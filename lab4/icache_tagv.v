==> flow/design.v <==
module icache_tagv(
input clk,  
input wen,  
input valid_wdata,  
input [6 :0] index,  
input [19:0] tag,  
output hit  
);
reg [20:0] tagv_ram[127:0];
always @(posedge clk) begin
if (wen) begin
tagv_ram[index] <= {tag, valid_wdata};
end
end
reg [20:0] reg_tagv;
reg [19:0] reg_tag;
always @(posedge clk) begin
reg_tagv = tagv_ram[index];
reg_tag = tag;
end
assign hit = (reg_tag == reg_tagv[20:1]) && reg_tagv[0];
endmodule
# Reports on icache_tagv
# The steps from the RTL of icache_tagv to its reports follow in flow order.
# Lines are those of the file above, counted from 1.
# Library cell names are shortened.
# The mark - stands for no value.
dict set report inputs {
  top {icache_tagv}
  clk_port {clk}
  cell_library {sky130hd}
  corner {tt_025C_1v80}
}

# Elaborated design
# Yosys after proc, flatten, opt, wreduce and memory -nomap, before mapping. Enables and synchronous resets that opt folds into registers are not counted as muxes. Memory bits, and registers merged into a memory's read port (data or address), are not among the register bits. Print and check cells are not counted. Equal cells are merged and count once.
# Yosys's memory passes give these memory sizes; they may raise the number of words (mostly to a power of two), join words into wider ones and drop unused or constant bits.
dict set report bits {
  latch_bits 0
  ram_bits 2688
  mem_bits_ro 0
  ff_bits 20
  out_inout_bits 1
  elab_cells 7
  clocked_rd_ports_x_width 21
  memories 1
}
# name size width read_ports wr line_no
set mem_list {}
lappend mem_list {tagv_ram 128 21 1 1 9} ;# reg [20:0] tagv_ram[127:0];
dict set report op_classes {
  n_reduce_logical 1
  muxes 3
  n_eq 1
  compare 0
  n_div 0
  n_mul 0
  addsub 0
  shift 0
  n_logic 0
}
# cell count
set op_table {}
lappend op_table {{21-bit two-way mux} 1}
lappend op_table {{20-bit equality test} 1}
lappend op_table {{7-bit two-way mux} 1}
lappend op_table {{1-bit logical AND} 1}
lappend op_table {{1-bit two-way mux} 1}

# Depth
# Depth = most cells in a row (Yosys ltp): at word level without a register or memory, in the mapped netlist without a sequential cell, where the memories' decode and read muxes count.
dict set report logic_depth {
  word_depth 2
  ABC_AREA 0
  ltp_mapped 13
  depth_no_buf 7
}

# After synthesis
# The flow's flattened synthesis, as Yosys stat reports it; memories are mapped. The netlist is that of the ABC_AREA named above (0 if unset); the other value can give another one.
# cell_type count type_area_um2
set types {}
lappend types {edfxtp_1 2688 8.07E+04}
lappend types {a221oi_1 568 4.97E+03}
lappend types {mux2i_1 244 2.44E+03}
lappend types {a21oi_1 346 1.73E+03}
lappend types {nor2_1 414 1553.99}
lappend types {a22oi_1 192 1.44E+03}
lappend types {o21ai_0 228 1.14E+03}
lappend types {mux4_2 45 1.01E+03}
lappend types {mux2_2 89 1E+03}
lappend types {dfxtp_1 41 820.787}
lappend types {buf_2 159 795.763}
lappend types {nand2_1 204 765.734}
lappend types {clkbuf_1 198 743.213}
lappend types {o22ai_1 64 400.384}
lappend types {o211ai_1 44 330.317}
lappend types {nor4_1 45 281.52}
lappend types {a221o_1 26 260.25}
lappend types {a211oi_1 34 255.245}
# Not listed: further types 45, cells in them 477.
dict set report synth_totals {
  cells 6106
  area_um2 103979.7
  buf_cells 459
  ffs 2729
}

# Worst setup path after synthesis
# Source: OpenSTA report_checks on the synthesized netlist (no wires, ideal clock, input and output delay 20% of the period each), path of least setup slack; recovery checks are left aside. Register names are those of the netlist, which keeps one name where synthesis merged equal registers.
dict set report synth_timing {
  path_kind {input port to flip-flop}
  start {input port index[2]}
  end {memory tagv_ram[75][0]}
  path_delay_ps 3278
  path_stages 9
  slack_ps -22
  arrival_ps 3667
  in_delay_ps 814
  t_first_pin_ps 814
  period_ps 4070
  setup_time_ps 425
  synth_period_reached_ps 4092
}
# "path_delay_ps" = arrival - input delay + setup time.
# "path_stages": output pins that drive a net of the path, with the launching flip-flop's if there is one; two outputs of one cell count as two.
# "synth_period_reached_ps" is the clock period less the worst setup slack; recovery checks do not enter. This is arithmetic on one report: input and output delays are still those of the set period (20% each).
# The rows between start and end are the longest chain of elaborated cells between them; the timing report does not say that the signal goes this way. Where chains are equally long, one stands for them.
# Each line given opens the expression or statement behind the cell; cells for indexed reads and writes are added by Yosys, which also makes memories of some case tables.
dict set report synth_between {
  path_cell_list {buf_4 buf_4 buf_2 buf_2 buf_2 buf_2 buf_2 buf_2 nor3_1}
  elab_chain_cells 1
}
# element line_no
set synth_rtl {}
lappend synth_rtl {{start: declaration} 5} ;# input [6 :0] index,
lappend synth_rtl {{7-bit two-way mux} 11} ;# if (wen) begin
lappend synth_rtl {{end: declaration} 9} ;# reg [20:0] tagv_ram[127:0];

# Path in the finished layout
# From the final timing report of flow run 1: the path of least setup slack in the routed layout; clock arrival at registers is part of the times.
# The path's times are printed in steps of 10 ps; the period is the one set.
dict set report layout_timing {
  path_kind {input port to flip-flop}
  start {input port index[1]}
  end {register reg_tagv[11]}
  setup_time_ps 150
  slack_ps 1030
  in_delay_ps 910
  path_stages 11
  arrival_ps 4310
  period_ps 4530
  t_first_pin_ps 910
}
dict set report layout_between {
  path_cell_list {buf_8 buf_4 nor2_4 buf_12 a221oi_1 nor2_1 o21ai_0 o21ai_0 buf_4 nor4_1 o211ai_1}
}
# element line_no
set layout_rtl {}
lappend layout_rtl {{start: declaration} 5} ;# input [6 :0] index,
lappend layout_rtl {{end: declaration} 15} ;# reg [20:0] reg_tagv;
# No chain of elaborated cells between the ends is given.

# Flow measurements of icache_tagv on sky130hd: 2 stored runs with different settings, listed in no order. Input and output delays are each 20% of the period that was set; the output load is 0.01 pF.
# "achievedPeriod_ps" means the clock period less the worst setup slack. The figure is calculated, with input and output delays left at 20% of the set period.
# "worst_path_ps" means the part of the period allowed to the worst setup path (the constraints hold back 20% at inputs and 20% at outputs) less its slack; where the path has registers, the arrival times of their clocks count too.
# By "total_power_uw" is meant OpenSTA's value without simulated activity: inputs other than the clock are taken to toggle once in ten clock periods, and the tool carries that through the logic.
# "worst_path_ps" is known to 10 ps.
run="flow run 1" settings period_ns=4.53 CORE_UTILIZATION=49 SETUP_SLACK_MARGIN=1.17 PLACE_DENSITY_LB_ADDON=0.13 CELL_PAD_IN_SITES_GLOBAL_PLACEMENT=0 CELL_PAD_IN_SITES_DETAIL_PLACEMENT=1 TNS_END_PERCENT=70 GPL_ROUTABILITY_DRIVEN=1 CTS_CLUSTER_SIZE=22 SLEW_MARGIN=0 CAP_MARGIN=20 CORE_MARGIN=2
run="flow run 1" results achievedPeriod_ps=3503 worst_path_ps=2600 critical_path_type="input port to flip-flop" total_negative_slack_ps=0 total_power_uw=54350 fin_ws_ps=1027 utilization_pct=57.2 die_footprint_um2=215904.0 yosys.chip_area_um2=103979.7
run="flow run 2" settings period_ns=4.88 CORE_UTILIZATION=20 CAP_MARGIN=20 CORE_MARGIN=2 SLEW_MARGIN=20
run="flow run 2" results achievedPeriod_ps=4349 worst_path_ps=3370 critical_path_type="flip-flop to output port" total_negative_slack_ps=0 total_power_uw=50242 fin_ws_ps=531 utilization_pct=24.2 die_footprint_um2=525683.0 yosys.chip_area_um2=103979.7
